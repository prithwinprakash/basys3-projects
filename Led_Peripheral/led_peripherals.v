==> flow/design.v <==
module led_peripheral(
    input clk, rst,
    input [7:0] write_data,
    input write_enable, 
    input [7:0] write_address,
    output reg [15:0] led
);
    reg [7:0] led_control;
    reg [7:0] led_data1;
    reg [7:0] led_data2;
    always @(posedge clk or posedge rst) begin
        if (rst) begin
            led_control <= 8'd0;
            led_data1   <= 8'd0;
            led_data2   <= 8'd0;
        end 
        else begin
            if (write_enable) begin
                case (write_address)
                    8'h00: led_control <= write_data;
                    8'h01: led_data1   <= write_data;
                    8'h02: led_data2   <= write_data;
                    default: ;
                endcase
            end
        end
    end
    always @(*) begin
        if (led_control[0] == 0)
            led = 16'h0000;
        else
            led = {led_data2, led_data1};
    end
endmodule
* Tool chain data of led_peripheral
The steps from the RTL of led_peripheral to its reports follow in flow order.
Lines are those of the file above, counted from 1.
Library cell names are shortened.
A cell with n/a has no value.
- Top module :: led_peripheral
- Clock input :: clk
- Standard-cell library :: sky130hd
- Timing corner :: tt_025C_1v80

* Word level
Yosys after proc, flatten, opt, wreduce and memory -nomap, before mapping. Enables and synchronous resets that opt folds into registers are not counted as muxes. Memory bits, and registers merged into a memory's read port (data or address), are not among the register bits. Print and check cells are not counted. Equal cells are merged and count once.
- Cells after elaboration :: 10
- Output and inout port bits :: 16
- Register bits :: 17
- Input bits :: 19
- Eq/ne operators :: 2
- Mux-type cells :: 1
- Reduce/logical cells :: 4
** Operators by type and width (count)
- 16-bit two-way mux :: 1
- 8-bit by 1-bit equality test with 1-bit output with constant B :: 1
- 8-bit by 2-bit equality test with 1-bit output with constant B :: 1
- 8-bit zero test :: 1
- 2-bit AND reduction :: 3

* Depth
Longest topological path by Yosys (ltp), each cell counted once; first at word level (registers and memories cut), then after technology mapping (sequential cells cut; the memories' decode and read muxes count).
- Depth after elaboration :: 2
- ABC_AREA :: 0
- Gate-level depth with buffers :: 4
- Mapped depth without buffers :: 3

* Mapped cells and area
The flow's flattened synthesis, as Yosys stat reports it; memories are mapped. The netlist is that of the ABC_AREA named above (0 if unset); the other value can give another one.
** Cells by type
- dfrtp_1 :: count 17, total area 425.408 µm²
- mux2_2 :: count 17, total area 191.434 µm²
- and2_1 :: count 16, total area 100.096 µm²
- nor4b_4 :: count 1, total area 23.773 µm²
- nand4_2 :: count 1, total area 12.512 µm²
- buf_6 :: count 1, total area 11.261 µm²
- and4b_1 :: count 1, total area 10.01 µm²
- nand4b_1 :: count 1, total area 8.758 µm²
- inv_1 :: count 2, total area 7.507 µm²
- nor3_1 :: count 1, total area 5.005 µm²
- clkbuf_1 :: count 1, total area 3.754 µm²
- Sequential part of the area :: 425.4 µm²
- Buffers :: 2
- Flip-flops :: 17
- Chip area (Yosys) :: 799.5 µm²
- Cell count :: 59

* Path before layout
OpenSTA on the mapped netlist: ideal clock, no wires. The path of least setup slack (recovery checks aside). Input and output delay are each 20% of the period. Register names are those of the netlist, which keeps one name where synthesis merged equal registers.
- Kind :: input-to-reg
- Start point :: input port write_address[3]
- End point :: register led_data2[0]
- Period :: 1370 ps
- External input delay :: 274 ps
- Arrival time :: 1248 ps
- Library setup time :: 125 ps
- Delay of the path :: 1099 ps
- Path slack :: -3 ps
- Driving pins on the path :: 4
- Data required time :: 1245 ps
- Buffers on the path :: 1
- Launch time at the first pin :: 274 ps
- Period reached after synthesis :: 1373 ps
"delay of the path" = arrival - input delay + setup time.
"driving pins on the path": output pins that drive a net of the path, with the launching flip-flop's if there is one; two outputs of one cell count as two.
"period reached after synthesis" = period - worst setup slack (recovery checks aside). The figure is calculated, with input and output delays left at 20% of the set period.
The rows between start and end are the longest chain of elaborated cells between them; the timing report does not say that the signal goes this way. Where chains are equally long, one stands for them.
Each line given opens the expression or statement behind the cell; cells for indexed reads and writes are added by Yosys, which also makes memories of some case tables.
- Cell sequence :: nor3_1 and4b_1 buf_6 mux2_2
- Length of the longest elaborated chain :: 2
- Elaborated cells between the ends (all ways) :: 2
- RTL lines with such cells :: 1
- Classes of those cells :: 1 x eq/ne; 1 x reduce/logical
** Ends and longest elaborated chain, post-synthesis
- start: declaration :: line 5 : input [7:0] write_address,
- 8-bit by 2-bit equality test with 1-bit output :: line 19 : case (write_address)
- 2-bit AND reduction
- end: assignment :: line 15 : led_data2   <= 8'd0;
- end: assignment :: line 22 : 8'h02: led_data2   <= write_data;
- end: declaration :: line 10 : reg [7:0] led_data2;

* Timing after layout
From the final timing report of flow run 1: the path of least setup slack in the routed layout; clock arrival at registers is part of the times.
The report prints the path's times to 10 ps; the period is as set.
- Kind :: reg-to-output
- Start point :: register led_control
- End point :: output port led[11]
- Buffers on the path :: 2
- Launch time at the first pin :: 280 ps
- Data required time :: 1150 ps
- Path slack :: -70 ps
- Driving pins on the path :: 4
- External output delay :: 290 ps
- Arrival time :: 1220 ps
- Period :: 1440 ps
The rows between start and end are the longest chain of elaborated cells between them; the timing report does not say that the signal goes this way. Where chains are equally long, one stands for them.
- Cell sequence :: dfrtp_2 buf_6 and2_1 clkdlybuf4s15_2
- Length of the longest elaborated chain :: 1
- Elaborated cells between the ends (all ways) :: 1
- RTL lines with such cells :: 1
- Classes of those cells :: 1 x mux
** Ends and longest elaborated chain, after layout
- start: assignment :: line 13 : led_control <= 8'd0;
- start: assignment :: line 20 : 8'h00: led_control <= write_data;
- 16-bit two-way mux :: line 29 : if (led_control[0] == 0)
- end: declaration :: line 6 : output reg [15:0] led

led_peripheral through Yosys and OpenROAD on sky130hd: 2 stored runs, unordered, with their settings and measured results. The constraints put input and output delay at 20% of the set period each and load the outputs with 0.01 pF.
"period reached" is the run's clock period less its worst setup slack. It is reckoned from that one timing run; input and output delays stay at 20% of the period that was set.
"allowed time less slack (worst setup path)" is the time allowed to the run's worst setup path (the clock period less input and output delay, where it has them) less its slack. Clock arrival times count: a late capture clock shortens it, a late launch clock lengthens it.
"power consumption" is the tool's figure for a default switching activity; nothing was simulated.
"allowed time less slack (worst setup path)" is given in steps of 10 ps.

* Flow run 1
** Files
==> flow/run.sh <==
#!/bin/bash
# the make line also repeats the synthesis and layout settings of config.mk as NAME=value (left out here)
make -C /OpenROAD-flow-scripts/flow DESIGN_CONFIG=/design/flow/config.mk WORK_HOME=/design/flow/orfs CLKGATE_MAP_FILE= finish
==> flow/config.mk <==
export PLATFORM = sky130hd
export DESIGN_NAME = led_peripheral
export DESIGN_NICKNAME = led_peripheral
export VERILOG_FILES = /design/flow/design.v
export SDC_FILE = /design/flow/constraint.sdc
export NUM_CORES = 4
export LEC_CHECK = 0
export CAP_MARGIN = 20
export CELL_PAD_IN_SITES_DETAIL_PLACEMENT = 1
export CORE_MARGIN = 6
export CORE_UTILIZATION = 42
export CTS_CLUSTER_SIZE = 41
export GPL_ROUTABILITY_DRIVEN = 1
export MAX_ROUTING_LAYER = met5
export PLACE_DENSITY_LB_ADDON = 0.02
export SETUP_SLACK_MARGIN = -0.08
export SLEW_MARGIN = 20
export TNS_END_PERCENT = 50
==> flow/constraint.sdc <==
create_clock -name core_clock -period 1.44 [get_ports {clk}]
set_input_delay 0.2880 -clock core_clock [delete_from_list [all_inputs] [get_ports {clk}]]
set_output_delay 0.2880 -clock core_clock [all_outputs]
set_load 0.01 [all_outputs]
** Results
- Synthesized cell area :: 799.5 µm²
- Total die area :: 3094.7 µm²
- Area of the standard cells in the finished layout :: 1207.4 µm²
- Post-route utilization :: 69.2%
- Setup slack of the critical path :: -65 ps
- Total negative slack on setup checks :: -180 ps
- Power consumption :: 0.8904 mW
- Period reached :: 1505 ps
- Allowed time less slack (worst setup path) :: 1220 ps
- Worst setup path type :: reg-to-output

* Flow run 2
** Files
==> flow/run.sh <==
#!/bin/bash
# the make line also repeats the synthesis and layout settings of config.mk as NAME=value (left out here)
make -C /OpenROAD-flow-scripts/flow DESIGN_CONFIG=/design/flow/config.mk WORK_HOME=/design/flow/orfs CLKGATE_MAP_FILE= finish
==> flow/config.mk <==
export PLATFORM = sky130hd
export DESIGN_NAME = led_peripheral
export DESIGN_NICKNAME = led_peripheral
export VERILOG_FILES = /design/flow/design.v
export SDC_FILE = /design/flow/constraint.sdc
export NUM_CORES = 4
export LEC_CHECK = 0
export ABC_AREA = 1
export CAP_MARGIN = 20
export CELL_PAD_IN_SITES_DETAIL_PLACEMENT = 1
export CELL_PAD_IN_SITES_GLOBAL_PLACEMENT = 1
export CORE_MARGIN = 2
export CORE_UTILIZATION = 31
export SETUP_SLACK_MARGIN = -0.01
export SLEW_MARGIN = 20
==> flow/constraint.sdc <==
create_clock -name core_clock -period 1.44 [get_ports {clk}]
set_input_delay 0.2880 -clock core_clock [delete_from_list [all_inputs] [get_ports {clk}]]
set_output_delay 0.2880 -clock core_clock [all_outputs]
set_load 0.01 [all_outputs]
** Results
- Synthesized cell area :: 934.6 µm²
- Total die area :: 3470.4 µm²
- Area of the standard cells in the finished layout :: 1342.5 µm²
- Post-route utilization :: 47.9%
- Setup slack of the critical path :: -6 ps
- Total negative slack on setup checks :: -15 ps
- Power consumption :: 0.9162 mW
- Period reached :: 1446 ps
- Allowed time less slack (worst setup path) :: 1160 ps
- Worst setup path type :: reg-to-output
