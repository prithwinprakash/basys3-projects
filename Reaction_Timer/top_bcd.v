==> flow/design.v <==
module bcd(
    input wire clk,
    input wire reset,
    input wire button,
    output wire [3:0] tens,
    output wire [3:0] units,
    output wire [3:0] hund,
    output wire [3:0] thous
);
wire tick_1;
counter tick_gen (
        .clk(clk),
        .rst(reset),
        .tick_1(tick_1)
    );
    reg [15:0]count1;
    reg counting_down;
    reg reaction_done;
  always@(posedge clk or posedge reset)
    begin
        if(reset)
        begin   
            count1<=16'd3000;
            counting_down<=1'b1;
            reaction_done<=1'b1;
        end
        else if(tick_1==1'b1)
            begin
                 if(counting_down)
                 begin
                        if(count1==16'd0000)begin
                            counting_down<=1'b0;
                            count1<=16'd0000;
                        end
                        else 
                            count1<=count1-1;
                 end
                 else if(reaction_done)
                 begin
                            if(button==1'b1)
                            begin
                                reaction_done<=1'b0;
                            end
                            else if (count1<16'd9999)
                            begin
                                  count1<=count1+1;
                            end
                 end
        end
    end
   assign thous = (count1 / 1000) % 10;   
assign hund  = (count1 / 100) % 10;    
assign tens  = (count1 / 10) % 10;     
assign units = count1 % 10;            
endmodule
module counter(
    input clk,rst,
    output reg tick_1
);
    reg [26:0]count;
    parameter count_max=27'd99_999;  
     always@(posedge clk or posedge rst)
     begin
        if(rst)
        begin
            count<=27'd0000_0000;
            tick_1<=1'b0;
        end
        else if(count==count_max) 
        begin
            count<=27'd0000000;
            tick_1<=1'b1;
        end
        else begin
            count<=count+1;
            tick_1<=1'b0;
        end
     end
endmodule
module top_bcd(
input clk,rst,button,
output reg[6:0]seg,
output reg[3:0] an
);
    wire [3:0] tens,units,hund,thous;
    bcd BC1(.clk(clk),.reset(rst),.button(button),.tens(tens),.units(units),.hund(hund),.thous(thous));
    reg [3:0]current_digits;
    reg [19:0] refresh;
    wire [1:0]scan;
    always@(posedge clk or posedge rst)
        if(rst)begin
            refresh<=20'd0;
        end
        else begin
            refresh<=refresh+1'b1;  
        end
     assign scan=refresh[19:18]; 
  always @(*) begin
        case(scan)
            2'b00: begin
                an = 4'b1110;
                current_digits = units;
            end
            2'b01: begin
                an = 4'b1101;
                current_digits = tens;
            end
            2'b10: begin
                an = 4'b1011;
                current_digits = hund;
            end
            2'b11: begin
                an = 4'b0111;
                current_digits = thous;
            end
        endcase
        seg=digit_seg(current_digits);
       end
    function [6:0] digit_seg;
        input [3:0] digit;
        reg  [6:0] seg;
         begin   
            case (digit)
            4'b0001 : seg = 7'b1111001;    
            4'b0010 : seg = 7'b0100100;    
            4'b0011 : seg = 7'b0110000;    
            4'b0100 : seg = 7'b0011001;    
            4'b0101 : seg = 7'b0010010;    
            4'b0110 : seg = 7'b0000010;    
            4'b0111 : seg = 7'b1111000;    
            4'b1000 : seg = 7'b0000000;    
            4'b1001 : seg = 7'b0010000;    
            default : seg = 7'b1000000;    
            endcase
            digit_seg=seg;
        end
   endfunction
endmodule
# [Reports on top_bcd]
# What the tools print for top_bcd, step after step.
# Line numbers count from 1 in the design file above.
# Cell names lack the library's common part.
# A cell with -- has no value.
[design] design="top_bcd" clk_port="clk" lib="sky130hd" pvt_corner="tt_025C_1v80"

# [Word-level counts]
# Counts by Yosys on the flattened word-level netlist (proc, flatten, opt, wreduce; memories kept). Register bits leave out memories and registers merged into their read ports (data or address). Print and check cells are left out. Cells with the same type and inputs are merged into one.
# Memory sizes are those after Yosys's memory passes, which may raise the word count (mostly to a power of two), join words into wider ones and drop unused or constant bits.
[classes] add_sub_neg=4 div=7 compare=1 n_eq=5 mux=13 bitwise=1 n_reduce_logical=6
[ops] cell="remainder unit 32 x 4 -> 32 bit with constant B" n=3
[ops] cell="divider 16 x 10 -> 32 bit with constant B" n=1
[ops] cell="divider 16 x 7 -> 32 bit with constant B" n=1
[ops] cell="divider 16 x 4 -> 32 bit with constant B" n=1
[ops] cell="remainder unit 16 x 4 -> 32 bit with constant B" n=1
[ops] cell="two-way mux 16 bit" n=5
[ops] cell="case mux 4 bit (select 4 bit)" n=2
[ops] cell="adder 27 x 1 -> 27 bit with constant B" n=1
[ops] cell="== test 27 x 17 -> 1 bit with constant B" n=1
[ops] cell="two-way mux 27 bit" n=1
[ops] cell="adder 20 x 1 -> 20 bit with constant B" n=1
[ops] cell="adder 16 x 1 -> 16 bit with constant B" n=1
[ops] cell="subtractor 16 x 1 -> 16 bit with constant B" n=1
[ops] cell="less-than comparator 16 x 14 -> 1 bit with constant B" n=1
[ops] cell="zero test 16 bit" n=1
[ops] cell="two-way mux 1 bit" n=5
[ops] cell="== test 2 bit with constant B" n=2
[ops] cell="nonzero test 2 bit" n=2
[ops] cell="AND reduction 4 bit" n=1
[ops] cell="== test 2 x 1 -> 1 bit with constant B" n=1
[ops] cell="!= test 2 x 1 -> 1 bit with constant B" n=1
[ops] cell="zero test 2 bit" n=1
[ops] cell="AND reduction 2 bit" n=1
[ops] cell="NOT 1 bit" n=1
[bits] reg_bits=66 romBits=112 n_memories=1 inputBits=3 output_inout_bits=11 wordCells=44
[mem_list] memory="(no name shown)" size=16 word_bits=7 read_ports=1 write_ports=0 line_no=123 source="case (digit)"

# [Depth]
# Longest topological path by Yosys (ltp), each cell counted once; first at word level (registers and memories cut), then after technology mapping (sequential cells cut; the memories' decode and read muxes count).
[depth] depth_word=5 abc_area=1 ltp_mapped=419

# [Netlist]
# Source: synth_stat.txt of the flow (Yosys; design flattened, memories mapped). It holds for the ABC_AREA given above (unset counts as 0); a run with the other value may have another netlist.
# Totals and module areas in this step are rounded.
[by_type] type="nand2_1" n=1422 area_total_um2=5.34E+03
[by_type] type="inv_1" n=804 area_total_um2=3.02E+03
[by_type] type="ha_1" n=222 area_total_um2=2.78E+03
[by_type] type="nand3_1" n=441 area_total_um2=2.21E+03
[by_type] type="nor2_1" n=536 area_total_um2=2011.93
[by_type] type="nand2_2" n=248 area_total_um2=1.55E+03
[by_type] type="dfrtp_1" n=57 area_total_um2=1.43E+03
[by_type] type="xor2_1" n=159 area_total_um2=1.39E+03
[by_type] type="nand2_4" n=114 area_total_um2=1.28E+03
[by_type] type="nand3_2" n=124 area_total_um2=1241.19
[by_type] type="nand3_4" n=67 area_total_um2=1.17E+03
[by_type] type="o21ai_0" n=226 area_total_um2=1.13E+03
[by_type] type="nand4_1" n=161 area_total_um2=1.01E+03
[by_type] type="a21oi_1" n=184 area_total_um2=920.883
[by_type] type="xnor2_1" n=93 area_total_um2=814.531
[by_type] type="nor2_2" n=118 area_total_um2=738.208
[by_type] type="nor2_4" n=62 area_total_um2=698.17
[by_type] type="nand3b_1" n=52 area_total_um2=390.374
# Other cell types: 74; their cells: 506.
[mapped] cells=5596 area_um2=33300 seq_area_um2=1663 ff_cells=66 n_buf=78

# [Worst setup path after synthesis]
# Path of least setup slack by OpenSTA after synthesis, without wires, with an ideal clock, recovery checks aside; 20% of the period is set as input and as output delay. Where synthesis merged equal registers, the netlist keeps one of their names.
[synth_path] path_kind="register to output" start="reg refresh[19]" end="out seg[3]" clock_period_ps=113000 output_delay_ps=22600 launch_ps=0 arrival_ps=48710 t_required_ps=90400 slack_ps=41690 path_delay_ps=48710 stages=394 period_less_setup_slack_ps=71310
# "path_delay_ps" is the arrival time less input delay plus setup time.
# A path that ends at an output port has no setup time.
# "stages": output pins that drive a net of the path, with the launching flip-flop's if there is one; two outputs of one cell count as two.
# "period_less_setup_slack_ps" = period - worst setup slack (recovery checks aside). The figure is calculated, with input and output delays left at 20% of the set period.
[synth_via] path_cell_list="dfrtp_1 -> buf_6 -> clkinv_2 -> nor2_1 -> inv_1 -> ha_1 -> nand2_1 -> nand3_2 -> nand2_4 -> nor2_1 -> ha_1 -> nand2_1 -> nand3_1 -> nand2_1 -> nand2_1 -> nand2_1 -> o21ai_2 -> inv_1 -> (+358 left out) -> nand3_2 -> nor2_2 -> buf_4 -> o21ai_0 -> ha_1 -> a21o_1 -> a21oi_1 -> nand3_1 -> nand2_1 -> nand2_1 -> nand2_1 -> nand2_1 -> nand2_1 -> nand2_1 -> nand2_2 -> ha_1 -> nor2_1 -> nor2_1" cells_between=6
[synth_lines] element="start, declared" line_no=88 source="reg [19:0] refresh;"
[synth_lines] element="start, assigned" line_no=92 source="refresh<=20'd0;"
[synth_lines] element="start, assigned" line_no=95 source="refresh<=refresh+1'b1;"
[synth_lines] element="end, declared" line_no=82 source="output reg[6:0]seg,"
# No chain of elaborated cells between the ends is given.
# Nets of the timed path that keep an RTL name, with a line that drives or declares them; the list need not be complete.
[synth_nets] signal="seg[1]" line_no=123 source="case (digit)"

# [Timing after layout]
# Path of least setup slack in the final report of flow run A (OpenROAD, finished layout, wires in). Where an end is a register, its clock arrival counts in the times.
# The path's times are printed in steps of 10 ps; the period is the one set.
[layout_path] path_kind="register to output" start="reg refresh[19]" end="out seg[3]" clock_period_ps=121000 output_delay_ps=24200 launch_ps=340 arrival_ps=59040 t_required_ps=96800 slack_ps=37760 stages=389
[layout_via] path_cell_list="dfrtp_1 -> buf_6 -> clkinv_4 -> nor2_4 -> inv_2 -> ha_1 -> nand2_1 -> nand3_2 -> nand2_4 -> nor2_1 -> ha_1 -> nand2_1 -> nand3_1 -> nand2_1 -> nand2_1 -> nand2_1 -> o21ai_2 -> inv_1 -> (+353 left out) -> nand2_2 -> nand3_2 -> nor2_2 -> buf_4 -> nand2_1 -> o21ai_0 -> ha_1 -> a211oi_1 -> nand3_1 -> nor2_1 -> nand3_1 -> nor2_1 -> nand2_1 -> nand2_2 -> ha_1 -> nor2_1 -> nor2_1 -> clkdlybuf4s50_1" cells_between=6
[layout_lines] element="start, declared" line_no=88 source="reg [19:0] refresh;"
[layout_lines] element="start, assigned" line_no=92 source="refresh<=20'd0;"
[layout_lines] element="start, assigned" line_no=95 source="refresh<=refresh+1'b1;"
[layout_lines] element="end, declared" line_no=82 source="output reg[6:0]seg,"
# No chain of elaborated cells between the ends is given.

2 stored runs of top_bcd in the flow (synthesis by Yosys, layout by OpenROAD, sky130hd cells), in arbitrary order. Constraints: input delay and output delay 20% of the set period each, output load 0.01 pF.
"achieved clock period" = clock period - worst setup slack. The figure is calculated, with input and output delays left at 20% of the set period.
"worst setup path time" is the time allowed to the run's worst setup path (the clock period less input and output delay, where it has them) less its slack. Clock arrival times count: a late capture clock shortens it, a late launch clock lengthens it.
"worst setup path time" is given in steps of 10 ps.
Results are given in rounded form.
[flow run A] settings: period_ns=121.0, CORE_UTILIZATION=72, TNS_END_PERCENT=85, ABC_AREA=1, GPL_TIMING_DRIVEN=0, CAP_MARGIN=25, SLEW_MARGIN=15, CORE_MARGIN=2
[flow run A] result: chip area after synthesis (Yosys) 33300 µm², die area 47990 µm², standard-cell area of the final layout 34700 µm², worst setup slack after layout 37760 ps, total negative slack 0 ps, achieved clock period 83243 ps, worst setup path time 59040 ps, worst setup path kind register to output
[flow run B] settings: period_ns=56.3, CORE_UTILIZATION=23, SETUP_SLACK_MARGIN=2.67, PLACE_DENSITY=0.6, HOLD_SLACK_MARGIN=0.18, CORE_MARGIN=3, GPL_TIMING_DRIVEN=1, GPL_ROUTABILITY_DRIVEN=1, CTS_CLUSTER_SIZE=92, MIN_ROUTING_LAYER=met1, MAX_ROUTING_LAYER=met4, CAP_MARGIN=20, SLEW_MARGIN=20
[flow run B] result: chip area after synthesis (Yosys) 25410 µm², die area 114500 µm², standard-cell area of the final layout 44820 µm², worst setup slack after layout -7554 ps, total negative slack -51770 ps, achieved clock period 63854 ps, worst setup path time 52590 ps, worst setup path kind register to output
